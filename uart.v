==> flow/design.v <==
`default_nettype none
module top
#(
    parameter DELAY_FRAMES = 234  
)
(
    input clk,
    input uart_rx,
    output uart_tx,
    output reg [5:0] led,
    input btn1
);
    localparam HALF_DELAY_WAIT = (DELAY_FRAMES / 2);
reg [3:0] rxState = 0;
reg [12:0] rxCounter = 0;
reg [2:0] rxBitNumber = 0;
reg [7:0] dataIn = 0;
reg byteReady = 0;
localparam RX_STATE_IDLE = 0;
localparam RX_STATE_START_BIT = 1;
localparam RX_STATE_READ_WAIT = 2;
localparam RX_STATE_READ = 3;
localparam RX_STATE_STOP_BIT = 5;
reg [3:0] txState = 0;
reg [24:0] txCounter = 0;
reg [7:0] dataOut = 0;
reg txPinRegister = 1;
reg [2:0] txBitNumber = 0;
reg [3:0] txByteCounter = 0;
assign uart_tx = txPinRegister;
localparam MEMORY_LENGTH = 12;
reg [7:0] testMemory [MEMORY_LENGTH-1:0];
initial begin
    testMemory[0] = "h";
    testMemory[1] = "e";
    testMemory[2] = "l";
    testMemory[3] = "l";
    testMemory[4] = "o";
    testMemory[5] = " ";
    testMemory[6] = "w";
    testMemory[7] = "o";
    testMemory[8] = "r";
    testMemory[9] = "l";
    testMemory[10] = "d";
    testMemory[11] = " ";
end
localparam TX_STATE_IDLE = 0;
localparam TX_STATE_START_BIT = 1;
localparam TX_STATE_WRITE = 2;
localparam TX_STATE_STOP_BIT = 3;
localparam TX_STATE_DEBOUNCE = 4;
always @(posedge clk) begin
    case (txState)
        TX_STATE_IDLE: begin
            if (btn1 == 0) begin
                txState <= TX_STATE_START_BIT;
                txCounter <= 0;
                txByteCounter <= 0;
            end
            else begin
                txPinRegister <= 1;
            end
        end 
        TX_STATE_START_BIT: begin
            txPinRegister <= 0;
            if ((txCounter + 1) == DELAY_FRAMES) begin
                txState <= TX_STATE_WRITE;
                dataOut <= testMemory[txByteCounter];
                txBitNumber <= 0;
                txCounter <= 0;
            end else 
                txCounter <= txCounter + 1;
        end
        TX_STATE_WRITE: begin
            txPinRegister <= dataOut[txBitNumber];
            if ((txCounter + 1) == DELAY_FRAMES) begin
                if (txBitNumber == 3'b111) begin
                    txState <= TX_STATE_STOP_BIT;
                end else begin
                    txState <= TX_STATE_WRITE;
                    txBitNumber <= txBitNumber + 1;
                end
                txCounter <= 0;
            end else 
                txCounter <= txCounter + 1;
        end
        TX_STATE_STOP_BIT: begin
            txPinRegister <= 1;
            if ((txCounter + 1) == DELAY_FRAMES) begin
                if (txByteCounter == MEMORY_LENGTH - 1) begin
                    txState <= TX_STATE_DEBOUNCE;
                end else begin
                    txByteCounter <= txByteCounter + 1;
                    txState <= TX_STATE_START_BIT;
                end
                txCounter <= 0;
            end else 
                txCounter <= txCounter + 1;
        end
        TX_STATE_DEBOUNCE: begin
            if (txCounter == 23'b111111111111111111) begin
                if (btn1 == 1) 
                    txState <= TX_STATE_IDLE;
            end else
                txCounter <= txCounter + 1;
        end
    endcase
end
always @(posedge clk) begin
    if (byteReady) begin
        led <= ~dataIn[5:0];
    end
end
always @(posedge clk) begin
    case (rxState)
        RX_STATE_IDLE: begin
            if (uart_rx == 0) begin
                rxState <= RX_STATE_START_BIT;
                rxCounter <= 1;
                rxBitNumber <= 0;
                byteReady <= 0;
            end
        end 
        RX_STATE_START_BIT: begin
            if (rxCounter == HALF_DELAY_WAIT) begin
                rxState <= RX_STATE_READ_WAIT;
                rxCounter <= 1;
            end else 
                rxCounter <= rxCounter + 1;
        end
        RX_STATE_READ_WAIT: begin
            rxCounter <= rxCounter + 1;
            if ((rxCounter + 1) == DELAY_FRAMES) begin
                rxState <= RX_STATE_READ;
            end
        end
        RX_STATE_READ: begin
            rxCounter <= 1;
            dataIn <= {uart_rx, dataIn[7:1]};
            rxBitNumber <= rxBitNumber + 1;
            if (rxBitNumber == 3'b111)
                rxState <= RX_STATE_STOP_BIT;
            else
                rxState <= RX_STATE_READ_WAIT;
        end
        RX_STATE_STOP_BIT: begin
            rxCounter <= rxCounter + 1;
            if ((rxCounter + 1) == DELAY_FRAMES) begin
                rxState <= RX_STATE_IDLE;
                rxCounter <= 0;
                byteReady <= 1;
            end
        end
    endcase
end
endmodule
-- Reports on top
Tool output for the design above, in the order of the flow.
Line numbers count from 1 in the design file above.
Operators carry their Yosys type and port widths (W data, S select, Z words).
Not given: -
- top: top
- clock: clk
- library: sky130hd
- timing corner: tt_025C_1v80

-- After elaboration
Source: Yosys, flattened and elaborated, memories not mapped. Widths are those after wreduce. Registers that Yosys merges into a memory's read port (data or address) are not register bits. Print and check cells do not count. Equal cells are merged and count once.
Memory sizes are those after Yosys's memory passes, which may raise the word count (mostly to a power of two), join words into wider ones and drop unused or constant bits.
- register bits at 80
- ROM bits at 72
- clocked read ports x word width: 6
- memory cells at 1
- output and inout port bits: 7
- elaborated cells at 107
- $add $sub $neg at 5
- equal/unequal tests: 29
- noted shift operators: 1
- mux-type cells: 38
- noted bitwise logic cells: 1
- reductions and logical operators at 20
- memory list (memory ; words ; bits a word ; rd ports ; wr ports ; line ; RTL):
    testMemory ; 12 ; 6 ; 1 ; 0 ; 32 ; reg [7:0] testMemory [MEMORY_LENGTH-1:0];
- operator list (kind ; count):
    $pmux W25 S3 ; 1
    $mux W25 ; 3
    $pmux W13 S5 ; 1
    $mux W4 ; 13
    $pmux W4 S5 ; 2
    $mux W13 ; 3
    $eq A32 B8 Y1 const B ; 1
    $ne A2 B2 Y1 const B ; 14
    $add A25 B1 Y26 const B ; 1
    $eq A25 B18 Y1 const B ; 1
    $mux W3 ; 6
    $eq A4 B2 Y1 const B ; 4
    $add A13 B1 Y14 const B ; 1
    $eq A14 B8 Y1 const B ; 1
    $eq A13 B7 Y1 const B ; 1
    $pmux W3 S2 ; 2
    $reduce_bool A5 Y1 ; 2
    $reduce_and A2 Y1 ; 4
    $reduce_bool A2 Y1 ; 4
    $eq A4 B1 Y1 const B ; 2
    $eq A4 B3 Y1 const B ; 2
    $logic_not A4 Y1 ; 2
    $reduce_and A4 Y1 ; 2
    $shiftx A8 B3 Y1 ; 1
    $pmux W4 S2 ; 1
    $reduce_and A7 Y1 ; 1
    $add A3 B1 Y3 const B ; 2
    $eq A3 B3 Y1 const B ; 2
Not listed: further kinds 10, cells in them 14.

-- Longest topological paths
Depth = most cells in a row (Yosys ltp): at word level without a register or memory, in the mapped netlist without a sequential cell, where the memories' decode and read muxes count.
- word-level depth: 4
- ABC_AREA at 0
- mapped depth: 9
- noted depth with buffers taken out: 8

-- Netlist
The flow's flattened synthesis, as Yosys stat reports it; memories are mapped. The netlist is that of the ABC_AREA named above (0 if unset); the other value can give another one.
- noted standard cells after synthesis: 437
- noted cell area after synthesis: 4580.6 um^2
- mapped flip-flops at 77
- noted buffers: 24
- cell types (cell ; count):
    sky130_fd_sc_hd__edfxtp_1 ; 77
    sky130_fd_sc_hd__xnor2_1 ; 25
    sky130_fd_sc_hd__nor2_1 ; 57
    sky130_fd_sc_hd__ha_1 ; 15
    sky130_fd_sc_hd__xor2_1 ; 20
    sky130_fd_sc_hd__nand3_1 ; 23
    sky130_fd_sc_hd__nor3_1 ; 20
    sky130_fd_sc_hd__nand2_1 ; 25
    sky130_fd_sc_hd__nor3b_1 ; 11
    sky130_fd_sc_hd__a21oi_1 ; 13
    sky130_fd_sc_hd__o21ai_0 ; 13
    sky130_fd_sc_hd__clkbuf_1 ; 17
    sky130_fd_sc_hd__nand4_1 ; 10
    sky130_fd_sc_hd__inv_1 ; 16
    sky130_fd_sc_hd__nor4_4 ; 2
    sky130_fd_sc_hd__mux2i_1 ; 4
    sky130_fd_sc_hd__and2_1 ; 6
    sky130_fd_sc_hd__o21a_1 ; 5
Not listed: further types 34, cells in them 78.

-- Worst setup path after synthesis
Path of least setup slack by OpenSTA after synthesis, without wires, with an ideal clock, recovery checks aside; 20% of the period is set as input and as output delay. Where synthesis merged equal registers, the netlist keeps one of their names.
- kind: register -> register
- start point: register txCounter[0]
- end point: register txCounter[0]
- period: 4190 ps
- noted library setup time: 446 ps
- noted time at the first pin: 0 ps
- arrival: 3105 ps
- noted required time: 3744 ps
- setup slack at 640 ps
- delay of the path at 3551 ps
- stages: 7
- path buffers at 0
- period reached after synthesis at 3550 ps
"delay of the path" is the arrival time less input delay plus setup time.
"stages": output pins that drive a net of the path, with the launching flip-flop's if there is one; two outputs of one cell count as two.
"period reached after synthesis" is the clock period less the worst setup slack; recovery checks do not enter. This is arithmetic on one report: input and output delays are still those of the set period (20% each).
Between the ends stands the longest chain of elaborated cells between them, by number of cells; it is not shown to be the way that was timed. Of several equally long chains one is given.
Each line given opens the expression or statement behind the cell; cells for indexed reads and writes are added by Yosys, which also makes memories of some case tables.
A register here has more assigning lines than the two given.
The path ends at the enable pin of a flip-flop; only ways to that pin are counted.
- cells stage by stage: sky130_fd_sc_hd__edfxtp_1 sky130_fd_sc_hd__ha_1 sky130_fd_sc_hd__nand2_1 sky130_fd_sc_hd__nor3_1 sky130_fd_sc_hd__nand4_1 sky130_fd_sc_hd__nor2_1 sky130_fd_sc_hd__a211oi_1
- length of the longest elaborated chain at 3
- ends and longest elaborated chain, after synthesis (item ; line ; RTL):
    start: declaration ; 25 ; reg [24:0] txCounter = 0;
    start: assignment ; 72 ; txCounter <= txCounter + 1;
    start: assignment ; 85 ; txCounter <= txCounter + 1;
    $eq A25 B18 Y1 ; 101 ; if (txCounter == 23'b111111111111111111) begin
    $ne A2 B2 Y1 ; - ;
    $reduce_and A3 Y1 ; - ;
    end: assignment ; 98 ; txCounter <= txCounter + 1;
    end: assignment ; 105 ; txCounter <= txCounter + 1;
    end: declaration ; 25 ;

Memo
Re: implementation data of top

Design top on sky130hd. What follows are 2 stored runs of the flow, each under its own settings; their order means nothing. The constraints put input and output delay at 20% of the set period each and load the outputs with 0.01 pF.

Stored run 1
Settings were period_ns = 3.3; CORE_UTILIZATION = 62; SETUP_SLACK_MARGIN = 0.81; PLACE_DENSITY_LB_ADDON = 0.14; CORE_ASPECT_RATIO = 0.98; CELL_PAD_IN_SITES_GLOBAL_PLACEMENT = 3; CELL_PAD_IN_SITES_DETAIL_PLACEMENT = 0; CTS_CLUSTER_SIZE = 61; CAP_MARGIN = 25; CORE_MARGIN = 2; SLEW_MARGIN = 20
- no final report: placement broke off with FLW-0024

Stored run 2
Settings were period_ns = 3.24; CORE_UTILIZATION = 62; SETUP_SLACK_MARGIN = 0.24; PLACE_DENSITY = 0.83; CORE_ASPECT_RATIO = 1.63; CELL_PAD_IN_SITES_DETAIL_PLACEMENT = 2; GPL_TIMING_DRIVEN = 0; CTS_CLUSTER_SIZE = 78; MIN_ROUTING_LAYER = met2; CAP_MARGIN = 20; CORE_MARGIN = 2; SLEW_MARGIN = 20
- no final report: placement broke off with DPL-0033
